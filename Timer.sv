==> flow/design.v <==
interface C2MInterface
#(
	parameter DWIDTH = 512, AWIDTH = 32
)
(
	input logic clock,reset
);	
logic [DWIDTH-1:0] data_tran; 	 
logic [AWIDTH-1:0] addr;		 
logic rw;						 
logic valid_tran;				 
logic [2:0] tag_tran;			 
logic ack_tran;					 
logic full;						 
logic [DWIDTH-1:0] read_data;	 
logic [2:0] tag_data;			 
logic ack_data;					 
logic valid_data;				 
modport Cache_tran	(
						input 	ack_tran,tag_tran,full,reset,clock,
						output  addr, data_tran, rw, valid_tran
					);
modport Cache_data 	(
						input read_data,reset,clock,tag_data,valid_data,
						output ack_data
					);
modport Mem_tran	(
						input clock,reset,addr,data_tran,rw,valid_tran,
						output 	ack_tran,tag_tran,full
					);
modport Mem_data	(
						input ack_data,reset,clock,
						output read_data,tag_data,valid_data						
					);
endinterface
module CountdownTimer(clock, Reset, HitZero,Load);
input clock;
input Reset;
input logic [31:0] Load;
output HitZero;
reg [31:0] Count;
assign HitZero = (Count == 0);
always @(posedge clock)
begin
if (Reset)
    Count <= Load;
else
    Count <= Count - 1;
end
endmodule
* Tool chain data of CountdownTimer
What the tools print for CountdownTimer, step after step.
Lines are those of the file above, counted from 1.
Cell names lack the library's common part.
The mark - stands for no value.
- Top module :: CountdownTimer
- Clock port :: clock
- Library :: sky130hd
- Timing corner :: tt_025C_1v80

* Elaborated design
Yosys after proc, flatten, opt, wreduce and memory -nomap, before mapping. Enables and synchronous resets that opt folds into registers are not counted as muxes. Memory bits, and registers merged into a memory's read port (data or address), are not among the register bits. Print and check cells are not counted. Equal cells are merged and count once.
- Register bits after elaboration :: 32
- Input bits :: 34
- Output and inout port bits :: 1
- Elaborated cells :: 4
- Add/subtract/negate cells :: 1
- Mux-type cells :: 1
- Reductions and logical operators :: 1
** Operators by type and width (number)
- subtractor 32 x 1 -> 32 bit (second input constant) :: 1
- zero test 32 bit :: 1
- 2-to-1 mux 32 bit :: 1

* Logic depth
Yosys ltp: most cells in a row. Word level: on the elaborated netlist, between registers, memories and ports. Mapped: between sequential cells and ports; inverters and the memories' decode and read muxes count.
- Depth after elaboration :: 2
- ABC_AREA :: 0
- Gate-level depth with buffers :: 7
- Mapped depth without buffers :: 6

* Netlist
The flow's flattened synthesis, as Yosys stat reports it; memories are mapped. The netlist is that of the ABC_AREA named above (0 if unset); the other value can give another one.
Totals and module areas in this step are rounded.
- Standard cells after synthesis :: 203
- Cell area after synthesis :: 1670 sq um
- Sequential area :: 641 sq um
- Flip-flops :: 32
- Buffer cells :: 17
** Cells by type
- dfxtp_1 :: number 32, total area 640.614 sq um
- or4_1 :: number 17, total area 127.622 sq um
- a31oi_1 :: number 14, total area 87.584 sq um
- o31ai_1 :: number 10, total area 75.072 sq um
- nor2_1 :: number 19, total area 71.318 sq um
- xnor2_1 :: number 7, total area 61.309 sq um
- nand2_1 :: number 16, total area 60.058 sq um
- o21ai_0 :: number 12, total area 60.058 sq um
- o41ai_1 :: number 6, total area 52.55 sq um
- or3_1 :: number 8, total area 50.048 sq um
- clkbuf_1 :: number 13, total area 48.797 sq um
- nor4_1 :: number 7, total area 43.792 sq um
- or2_2 :: number 6, total area 37.536 sq um
- o311ai_0 :: number 4, total area 35.034 sq um
- a21o_1 :: number 3, total area 22.522 sq um
- nand4bb_1 :: number 2, total area 22.522 sq um
- a21oi_1 :: number 4, total area 20.019 sq um
- buf_2 :: number 4, total area 20.019 sq um
Other cell types: 12; their cells: 19.

* Path before layout
Source: OpenSTA report_checks on the synthesized netlist (no wires, ideal clock, input and output delay 20% of the period each), path of least setup slack; recovery checks are left aside. Register names are those of the netlist, which keeps one name where synthesis merged equal registers.
- Path kind :: reg-to-reg
- Start :: reg Count[0]
- End :: reg Count[14]
- Period :: 2.39 ns
- Library setup time :: 0.074 ns
- Launch time at the first pin :: 0.000 ns
- Arrival time :: 2.306 ns
- Required time :: 2.316 ns
- Setup slack :: 0.010 ns
- Delay of the path :: 2.380 ns
- Stages on the path :: 8
- Buffers on the path :: 1
- Period reached after synthesis :: 2.38 ns
"delay of the path" is the arrival time less input delay plus setup time.
"stages on the path" counts driving pins, that of a launching flip-flop among them; a cell with two outputs on the path counts twice.
"period reached after synthesis" = period - worst setup slack (recovery checks aside). The figure is calculated, with input and output delays left at 20% of the set period.
The rows between start and end are the longest chain of elaborated cells between them; the timing report does not say that the signal goes this way. Where chains are equally long, one stands for them.
A line is the first line of the expression or statement that the cell stems from. Yosys adds cells for indexed reads and writes and turns some case tables into memories.
- Cells stage by stage :: dfxtp_1 -> inv_1 -> ha_1 -> or3b_2 -> or4_1 -> clkbuf_1 -> or4_1 -> a31oi_1
- Length of the longest elaborated chain :: 2
- Elaborated cells on any way between the ends :: 2
- Source lines of those cells :: 2
- Those cells by class :: add/sub: 1; mux: 1
** Ends and longest elaborated chain, after synthesis
- start, declared :: RTL line 41 : reg [31:0] Count;
- start, assigned :: RTL line 46 : Count <= Load;
- start, assigned :: RTL line 48 : Count <= Count - 1;
- subtractor 32 x 1 -> 32 bit :: RTL line 48
- 2-to-1 mux 32 bit :: RTL line 45 : if (Reset)
- end, assigned :: RTL line 46
- end, assigned :: RTL line 48
- end, declared :: RTL line 41

* Path in the finished layout
From the final timing report of record 2: the path of least setup slack in the routed layout; clock arrival at registers is part of the times.
- Path kind :: reg-to-reg
- Start :: reg Count[1]
- End :: reg Count[16]
- Period :: 1.95 ns
- Library setup time :: 0.07 ns
- Launch time at the first pin :: 0.28 ns
- Arrival time :: 2.53 ns
- Required time :: 2.16 ns
- Setup slack :: -0.37 ns
- Stages on the path :: 8
- Buffers on the path :: 1
The rows between start and end are the longest chain of elaborated cells between them; the timing report does not say that the signal goes this way. Where chains are equally long, one stands for them.
- Cells stage by stage :: dfxtp_2 -> inv_2 -> ha_4 -> or3b_4 -> buf_6 -> or4_4 -> or4_4 -> a31oi_1
- Length of the longest elaborated chain :: 2
- Elaborated cells on any way between the ends :: 2
- Source lines of those cells :: 2
- Those cells by class :: add/sub: 1; mux: 1
** Ends and longest elaborated chain, after layout
- start, declared :: RTL line 41 : reg [31:0] Count;
- start, assigned :: RTL line 46 : Count <= Load;
- start, assigned :: RTL line 48 : Count <= Count - 1;
- subtractor 32 x 1 -> 32 bit :: RTL line 48
- 2-to-1 mux 32 bit :: RTL line 45 : if (Reset)
- end, assigned :: RTL line 46
- end, assigned :: RTL line 48
- end, declared :: RTL line 41

## Implementation results

Design CountdownTimer on sky130hd. What follows are 2 stored runs of the flow, each under its own settings; their order means nothing. The constraints put input and output delay at 20% of the set period each and load the outputs with 0.01 pF.
"clock period achieved" means the clock period less the worst setup slack. The figure is calculated, with input and output delays left at 20% of the set period.
By "allowed time less slack (worst setup path)" is meant the share of the clock period that the worst setup path is allowed (20% is reserved at inputs, 20% at outputs), minus its slack. Clock arrival times at its registers enter into it.
"overall power" rests on the timing tool's default activity at the inputs, not on a simulated workload.
Values from the reports are rounded here.

* Record 1
** Files
==> flow/run.sh <==
#!/bin/bash
# the make line also repeats the synthesis and layout settings of config.mk as NAME=value (left out here)
make -C /OpenROAD-flow-scripts/flow DESIGN_CONFIG=/design/flow/config.mk WORK_HOME=/design/flow/orfs CLKGATE_MAP_FILE= finish
==> flow/config.mk <==
export PLATFORM = sky130hd
export DESIGN_NAME = CountdownTimer
export DESIGN_NICKNAME = CountdownTimer
export VERILOG_FILES = /design/flow/design.v
export SDC_FILE = /design/flow/constraint.sdc
export NUM_CORES = 4
export LEC_CHECK = 0
export CAP_MARGIN = 20
export CELL_PAD_IN_SITES_DETAIL_PLACEMENT = 0
export CELL_PAD_IN_SITES_GLOBAL_PLACEMENT = 1
export CORE_MARGIN = 2
export CORE_UTILIZATION = 64
export PLACE_DENSITY_LB_ADDON = 0.08
export SLEW_MARGIN = 20
==> flow/constraint.sdc <==
create_clock -name core_clock -period 3.55 [get_ports {clock}]
set_input_delay 0.7100 -clock core_clock [delete_from_list [all_inputs] [get_ports {clock}]]
set_output_delay 0.7100 -clock core_clock [all_outputs]
set_load 0.01 [all_outputs]
** Results
Did not finish, placement stopped with FLW-0024.

* Record 2
** Files
==> flow/run.sh <==
#!/bin/bash
# the make line also repeats the synthesis and layout settings of config.mk as NAME=value (left out here)
make -C /OpenROAD-flow-scripts/flow DESIGN_CONFIG=/design/flow/config.mk WORK_HOME=/design/flow/orfs CLKGATE_MAP_FILE= finish
==> flow/config.mk <==
export PLATFORM = sky130hd
export DESIGN_NAME = CountdownTimer
export DESIGN_NICKNAME = CountdownTimer
export VERILOG_FILES = /design/flow/design.v
export SDC_FILE = /design/flow/constraint.sdc
export NUM_CORES = 4
export LEC_CHECK = 0
export CAP_MARGIN = 20
export CORE_MARGIN = 2
export CORE_UTILIZATION = 40
export SLEW_MARGIN = 20
==> flow/constraint.sdc <==
create_clock -name core_clock -period 1.95 [get_ports {clock}]
set_input_delay 0.3900 -clock core_clock [delete_from_list [all_inputs] [get_ports {clock}]]
set_output_delay 0.3900 -clock core_clock [all_outputs]
set_load 0.01 [all_outputs]
** Results
- Standard-cell area after layout :: 2880 sq um
- Allowed time less slack (worst setup path) :: 2.32 ns
- Class of the worst setup path :: reg-to-reg
- Area of the die :: 4700 sq um
- Utilization :: 71.9 %
- Worst slack on setup checks :: -0.372 ns
- Clock period achieved :: 2.322 ns
- Worst hold slack in the final report :: 0.481 ns
- Area of the synthesized netlist :: 1670 sq um
- Overall power :: 1.80 mW
- Summed negative setup slack :: -5.23 ns
